==> flow/design.v <==
module Comperator (
   clk,
   rstn,
   en,
   i_done,
   i_key,
   i_val,
   o_key,
   o_val,
   o_min_val,
   o_ready
);
parameter key_width = 32;
parameter val_width = 16;
input wire						clk;
input wire						rstn;
input wire                       en;
input wire						i_done;
input wire     [key_width-1:0]		i_key;
input wire     [val_width-1:0]		i_val;
output reg		[key_width-1:0]		o_key;
output reg		[val_width-1:0]		o_val;
output reg     [val_width-1:0]		o_min_val;
output reg							o_ready;
reg				[key_width-1:0]		min_key;
wire			[key_width-1:0]		new_min_key;
wire			[val_width-1:0]		new_min_val;
wire			[key_width-1:0]		new_o_key;
wire			[val_width-1:0]		new_o_val;
assign new_min_key = (i_key < min_key) ? i_key : min_key;
assign new_o_key   = (i_key < min_key) ? min_key : i_key;
assign new_min_val = (i_key < min_key) ? i_val : o_min_val;
assign new_o_val   = (i_key < min_key) ? o_min_val : i_val;
always @(posedge clk, negedge rstn) begin
   if (!rstn) begin
      min_key   <= ~0;
      o_key     <= ~0;
      o_min_val <= ~0;
      o_val     <= ~0;
      o_ready   <= 0;
   end
   else if (en == 1'b1 && !i_done) begin
      o_min_val <= new_min_val;
      o_val     <= new_o_val;
      min_key   <= new_min_key;
      o_key     <= new_o_key;
   end
   else if (i_done) begin
      o_ready <= 1;
   end
end
endmodule
module Sorter(
              clk,
              rstn,
              en,
              i_done,
              i_key,
              i_val,
              o_min_val,
              o_ready
              );
   parameter width = 32;  
   parameter val_width = 16;  
   parameter heap_size = 16;  
   input    wire              clk;
   input    wire              rstn;
   input	wire                 en;
   input    wire              i_done;
   input    wire [width-1:0]  i_key;
   input    wire [val_width-1:0] i_val;
   output   wire                 o_ready;
   output  wire [heap_size-1:0][val_width-1:0] o_min_val;
   wire [width-1:0]                            keys[heap_size:0];
   wire [val_width-1:0]                        vals[heap_size:0];
   wire                                        cell_done[heap_size:0];
   reg                                         done;
   assign keys[0] = i_key;
   assign vals[0] = i_val;
   assign cell_done[0] = i_done;
   assign o_ready = cell_done[heap_size];
   always @(posedge clk or negedge rstn) begin
      if (!rstn) begin
         done <= 0;
      end
      else begin
         if (o_ready) begin
            done <= 1;
         end
         if (done) begin
            done <= 0;
         end
      end  
   end
   genvar i;
   generate
      for (i=1; i<=heap_size; i=i+1)
        begin : comperators_generator
           Comperator heap_comps (
                                  .clk      (clk),
                                  .rstn     (rstn && !done),
                                  .en       (en),
                                  .i_done   (cell_done[i-1]),
                                  .i_key    (keys[i-1]),
                                  .i_val    (vals[i-1]),
                                  .o_key    (keys[i]),
                                  .o_val    (vals[i]),
                                  .o_min_val(o_min_val[i-1]),
                                  .o_ready  (cell_done[i])
                                  );
        end
   endgenerate
endmodule
Step by step through the tools: Sorter

Tool output for the design above, in the order of the flow.
Line numbers count from 1 in the design file above.
Cell names lack the library's common part.
The mark - stands for no value.

Top module: Sorter
Clock port: clk
Standard-cell library: sky130hd
Timing corner: tt_025C_1v80

Elaborated design

Yosys after proc, flatten, opt, wreduce and memory -nomap, before mapping. Enables and synchronous resets that opt folds into registers are not counted as muxes. Print and check cells are not counted. Equal cells are merged and count once.

Flip-flop bits (word level): 1,505
Word-level cells: 209

Reduce/logical cells: 66
Magnitude comparators: 16
Bitwise gates (word level): 16
Mux-type cells: 32

Operator list:

| cell                        | number |
| 32-bit less-than comparator | 16 |
| 32-bit two-way mux          | 15 |
| 16-bit two-way mux          | 15 |
| 2-bit AND reduction         | 32 |
| 1-bit logical AND           | 17 |
| 1-bit logical NOT           | 17 |
| 1-bit inverter              | 16 |
| 1-bit two-way mux           | 2 |

Depth

Longest topological path by Yosys (ltp), each cell counted once; first at word level (registers and memories cut), then after technology mapping (sequential cells cut; the memories' decode and read muxes count).

Depth in word-level cells: 4
ABC_AREA: 0
Mapped depth: 12

Mapped cells and area

Yosys stat after the flow's synthesis: flattened, memories mapped to cells. It holds for the ABC_AREA given above (unset counts as 0); a run with the other value may have another netlist.

Buffers: 424
Flip-flops: 1,505
Mapped area: 0.0763457 mm^2
Standard cells after synthesis: 7,090

Cells by type:

| type     | number | total area (um^2) |
| dfstp_2  | 1,488  | 3.91E+04 |
| mux2_2   | 561    | 6.32E+03 |
| ha_1     | 496    | 6.21E+03 |
| mux2i_1  | 432    | 4.32E+03 |
| a21oi_1  | 577    | 2,887.77 |
| o21ai_0  | 559    | 2.8E+03 |
| nor2_1   | 568    | 2.13E+03 |
| inv_1    | 501    | 1.88E+03 |
| a31oi_1  | 293    | 1.83E+03 |
| nand2_1  | 442    | 1.66E+03 |
| clkbuf_1 | 286    | 1,073.53 |
| nand3_1  | 212    | 1.06E+03 |
| mux2_1   | 83     | 934.646 |
| a21o_1   | 59     | 442.925 |
| nand4_1  | 70     | 437.92 |
| buf_2    | 85     | 425.408 |
| dfrtp_1  | 17     | 425.408 |
| o21ai_1  | 84     | 420.403 |

Not listed: further types 39, cells in them 277.
By module: a second synthesis without flattening, with its own total; a netlist apart from the flattened one above.

Cell total of the unflattened synthesis: 8,755
Area (unflattened synthesis): 0.0919056 mm^2

Rows give one instance, submodules left out.

By module:

| module     | area (mm^2) | seq. area (mm^2) | cells | times used |
| Comperator | 0.0057418   | 0.0025474        | 547   | 16 |
| Sorter     | 0.0000375   | 0.000025         | 3     | 1 |

Timing after synthesis

Source: OpenSTA report_checks on the synthesized netlist (no wires, ideal clock, input and output delay 20% of the period each), path of least setup slack; recovery checks are left aside. Register names are those of the netlist, which keeps one name where synthesis merged equal registers.

Path type: input-to-reg
From: input port i_key[1]
To: register comperators_generator[1].heap_comps.min_key[28]
Delay of the path: 2,028 ps
Setup time: 82 ps
Arrival time: 2,926 ps
Required time: 4,818 ps
Stages: 9
Slack: 1,892 ps
External input delay: 980 ps
Period: 4,900 ps
Synthesis period reached: 3,008 ps

"delay of the path" = arrival - input delay + setup time.
"stages": output pins that drive a net of the path, with the launching flip-flop's if there is one; two outputs of one cell count as two.
"synthesis period reached" is the clock period less the worst setup slack; recovery checks do not enter. This is arithmetic on one report: input and output delays are still those of the set period (20% each).
The rows between start and end are the longest chain of elaborated cells between them; the timing report does not say that the signal goes this way. Where chains are equally long, one stands for them.
Each line given opens the expression or statement behind the cell; cells for indexed reads and writes are added by Yosys, which also makes memories of some case tables.

Path through: ha_1 -> a2111oi_0 -> a2111oi_0 -> o211ai_1 -> nand4_1 -> nor2b_1 -> buf_2 -> buf_2 -> mux2_2
Cells in the longest elaborated chain: 2
Elaborated cells on any way between the ends: 2
Those cells by class: compare: 1; reduce/logical: 1

RTL lines, path after synthesis:

| element                     | RTL line | source |
| from (decl)                 | 70       | `input    wire [width-1:0]  i_key;` |
| 32-bit less-than comparator | 30       | `assign new_min_key = (i_key < min_key) ? i_key : min_key;` |
| 2-bit AND reduction         | -        |  |
| to (assign)                 | 36       | `min_key   <= ~0;` |
| to (assign)                 | 45       | `min_key   <= new_min_key;` |
| to (decl)                   | 25       | `reg [key_width-1:0] min_key;` |

Path in the finished layout

From the final timing report of flow run 1: the path of least setup slack in the routed layout; clock arrival at registers is part of the times.
The report prints the path's times to 10 ps; the period is as set.

Path type: reg-to-reg
From: register comperators_generator[13].heap_comps.min_key[19]
To: register comperators_generator[13].heap_comps.min_key[0]
Slack: -670 ps
Period: 2,460 ps
Required time: 3,240 ps
Arrival time: 3,910 ps
Setup time: 70 ps
Stages: 11

The rows between start and end are the longest chain of elaborated cells between them; the timing report does not say that the signal goes this way. Where chains are equally long, one stands for them.

Path through: dfstp_2 -> inv_1 -> ha_1 -> a21oi_1 -> o21ai_1 -> a221oi_4 -> o21ai_4 -> nor3_4 -> buf_12 -> bufbuf_16 -> mux2_2
Cells in the longest elaborated chain: 2
Elaborated cells on any way between the ends: 2
Those cells by class: compare: 1; reduce/logical: 1

RTL lines, path post-layout:

| element                     | RTL line | source |
| from (decl)                 | 25       | `reg [key_width-1:0] min_key;` |
| from (assign)               | 36       | `min_key   <= ~0;` |
| from (assign)               | 45       | `min_key   <= new_min_key;` |
| 32-bit less-than comparator | 30       | `assign new_min_key = (i_key < min_key) ? i_key : min_key;` |
| 2-bit AND reduction         | -        |  |
| to (assign)                 | 36       |  |
| to (assign)                 | 45       |  |
| to (decl)                   | 25       |  |

Measured results for Sorter: 2 stored runs of the Yosys and OpenROAD flow on sky130hd. The settings differ; the order carries no meaning. The constraints put input and output delay at 20% of the set period each and load the outputs with 0.01 pF.
By "reached clock period" is meant the clock period of the run minus its worst setup slack. This is arithmetic on one report: input and output delays are still those of the set period (20% each).
"time used up by the worst setup path" = time allowed to the worst setup path (clock period - input delay - output delay, where it has them) - its slack; a late launch clock adds to it, a late capture clock takes from it.
"overall power": no workload was simulated; the value follows from the tool's default switching activity.
"time used up by the worst setup path" is given in steps of 10 ps.
Among the settings, -- means not set for that run.

| item                                                     | flow run 1 | flow run 2 |
| period_ns                                                | 2.46       | 4.19       |
| CORE_UTILIZATION                                         | 33         | 15         |
| PLACE_DENSITY                                            | 0.63       | --         |
| CORE_MARGIN                                              | 9          | 2          |
| CELL_PAD_IN_SITES_DETAIL_PLACEMENT                       | 1          | 0          |
| ABC_AREA                                                 | 0          | --         |
| GPL_TIMING_DRIVEN                                        | 1          | --         |
| CTS_CLUSTER_SIZE                                         | 49         | --         |
| MIN_ROUTING_LAYER                                        | met1       | --         |
| CAP_MARGIN                                               | 20         | 20         |
| SLEW_MARGIN                                              | 20         | 10         |
| SETUP_SLACK_MARGIN                                       | --         | 0.11       |
| PLACE_DENSITY_LB_ADDON                                   | --         | 0.23       |
| CELL_PAD_IN_SITES_GLOBAL_PLACEMENT                       | --         | 1          |
| TNS_END_PERCENT                                          | --         | 80         |
| CTS_CLUSTER_DIAMETER                                     | --         | 181        |
| MAX_ROUTING_LAYER                                        | --         | met5       |
| time used up by the worst setup path (ps)                | 3,130      | 3,430      |
| type of the worst setup path                             | reg-to-reg | reg-to-reg |
| total negative setup slack (ps)                          | -573,978   | 0          |
| overall power (W)                                        | 0.156354   | 0.074624   |
| synthesized cell area (mm^2)                             | 0.0763457  | 0.0763457  |
| reached clock period (ps)                                | 3,130      | 3,426      |
| die size (mm^2)                                          | 0.248991   | 0.514691   |
| utilization of the finished layout (%)                   | 44.4       | 18.6       |
| setup slack of the worst path (ps)                       | -670       | 764        |
| area of the standard cells in the finished layout (mm^2) | 0.102253   | 0.0943655  |
